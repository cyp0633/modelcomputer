==> flow/design.v <==
module Register(WE,clk,RA,WA,i,S,D);
    input WE,clk;
    input [1:0] RA,WA;
    input [7:0] i;
    output[7:0] S,D;
    reg [7:0] S,D;
    reg [7:0] a=8'b00000000;
    reg [7:0] b=8'b00000000;
    reg [7:0] c=8'b10000000;
    always @(RA) begin
        case(RA)
            2'b00: S=a;
            2'b01: S=b;
            default: S=c;
        endcase
    end
    always @(WA) begin
        case(WA)
            2'b00: D=a;
            2'b01: D=b;
            default: D=c;
        endcase
    end
    always @(negedge clk) begin
        if(WE==0) begin
            case(WA)
                2'b00: a<=i;
                2'b01: b<=i;
                2'b10: c<=i;
            endcase
        end
    end
endmodule  
* Tool chain data of Register
Tool output for the design above, in the order of the flow.
Line numbers count from 1 in the design file above.
Library cell names are shortened.
The mark n/a stands for no value.
- Top module :: Register
- Clock :: clk
- Library :: sky130hd
- Library corner :: tt_025C_1v80

* After elaboration
Source: Yosys, flattened and elaborated, memories not mapped. Widths are those after wreduce. Registers that Yosys merges into a memory's read port (data or address) are not register bits. Print and check cells do not count. Equal cells are merged and count once.
- Input port bits :: 14
- Output and inout bits :: 16
- Elaborated cells :: 14
- Flip-flop bits (word level) :: 24
- Reductions and logical operators :: 5
- Eq/ne operators :: 3
- Bitwise gates (word level) :: 1
- Mux-type cells :: 2
** Operators by type and width (count)
- case mux 8 bit (select 2 bit) :: 2
- AND reduction 2 bit :: 3
- == test 2 x 1 -> 1 bit with constant B :: 2
- zero test 2 bit :: 2
- == test 2 bit with constant B :: 1
- inverter 1 bit :: 1

* Logic depth
Longest topological path by Yosys (ltp), each cell counted once; first at word level (registers and memories cut), then after technology mapping (sequential cells cut; the memories' decode and read muxes count).
- Depth in word-level cells :: 2
- ABC_AREA :: 0
- Mapped depth :: 4
- Gate-level depth less buffers :: 2

* Synthesis result
Source: synth_stat.txt of the flow (Yosys; design flattened, memories mapped). It holds for the ABC_AREA given above (unset counts as 0); a run with the other value may have another netlist.
- Cell count :: 81
- Chip area (Yosys) :: 1094.8 sq um
- Buffer cells :: 5
- Sequential part of the area :: 720.7 sq um
- Flip-flop cells :: 24
** Cells by type
- edfxtp_1 :: count 24, area in all 720.691 sq um
- mux2i_1 :: count 16, area in all 160.154 sq um
- nand2_1 :: count 16, area in all 60.058 sq um
- buf_6 :: count 4, area in all 45.043 sq um
- o21ai_0 :: count 9, area in all 45.043 sq um
- o21ai_1 :: count 7, area in all 35.034 sq um
- nor3b_1 :: count 2, area in all 15.014 sq um
- buf_2 :: count 1, area in all 5.005 sq um
- nor3_1 :: count 1, area in all 5.005 sq um
- inv_1 :: count 1, area in all 3.754 sq um

# Flow runs of Register

Record of 2 stored runs of the RTL-to-layout flow on Register, platform sky130hd. The runs are unordered. Constraints: input delay and output delay 20% of the set period each, output load 0.01 pF.
"power" is the tool's figure for a default switching activity; nothing was simulated.

** Run 1
- Settings :: period_ns=5.47; CORE_UTILIZATION=52; PLACE_DENSITY=0.83; GPL_TIMING_DRIVEN=1; MAX_ROUTING_LAYER=met4; CAP_MARGIN=20; CORE_MARGIN=2; SLEW_MARGIN=20
- Sum of negative setup slack :: 0.000 ns
- Worst-case hold slack :: 3.255 ns
- Overall die area :: 2488.5 sq um
- Standard-cell area after layout :: 1547.7 sq um
- Synthesized cell area :: 1094.8 sq um
- Worst slack on setup checks :: 0.111 ns
- Power :: 421.4 µW
- Final utilization :: 78.1 %

** Run 2
- Settings :: period_ns=5.05; SETUP_SLACK_MARGIN=1.3; CAP_MARGIN=20; CORE_MARGIN=2; CORE_UTILIZATION=40; SLEW_MARGIN=20
- Sum of negative setup slack :: 0.000 ns
- Worst-case hold slack :: 2.570 ns
- Overall die area :: 3171.4 sq um
- Standard-cell area after layout :: 1536.5 sq um
- Synthesized cell area :: 1094.8 sq um
- Worst slack on setup checks :: 0.357 ns
- Power :: 450 µW
- Final utilization :: 60.4 %
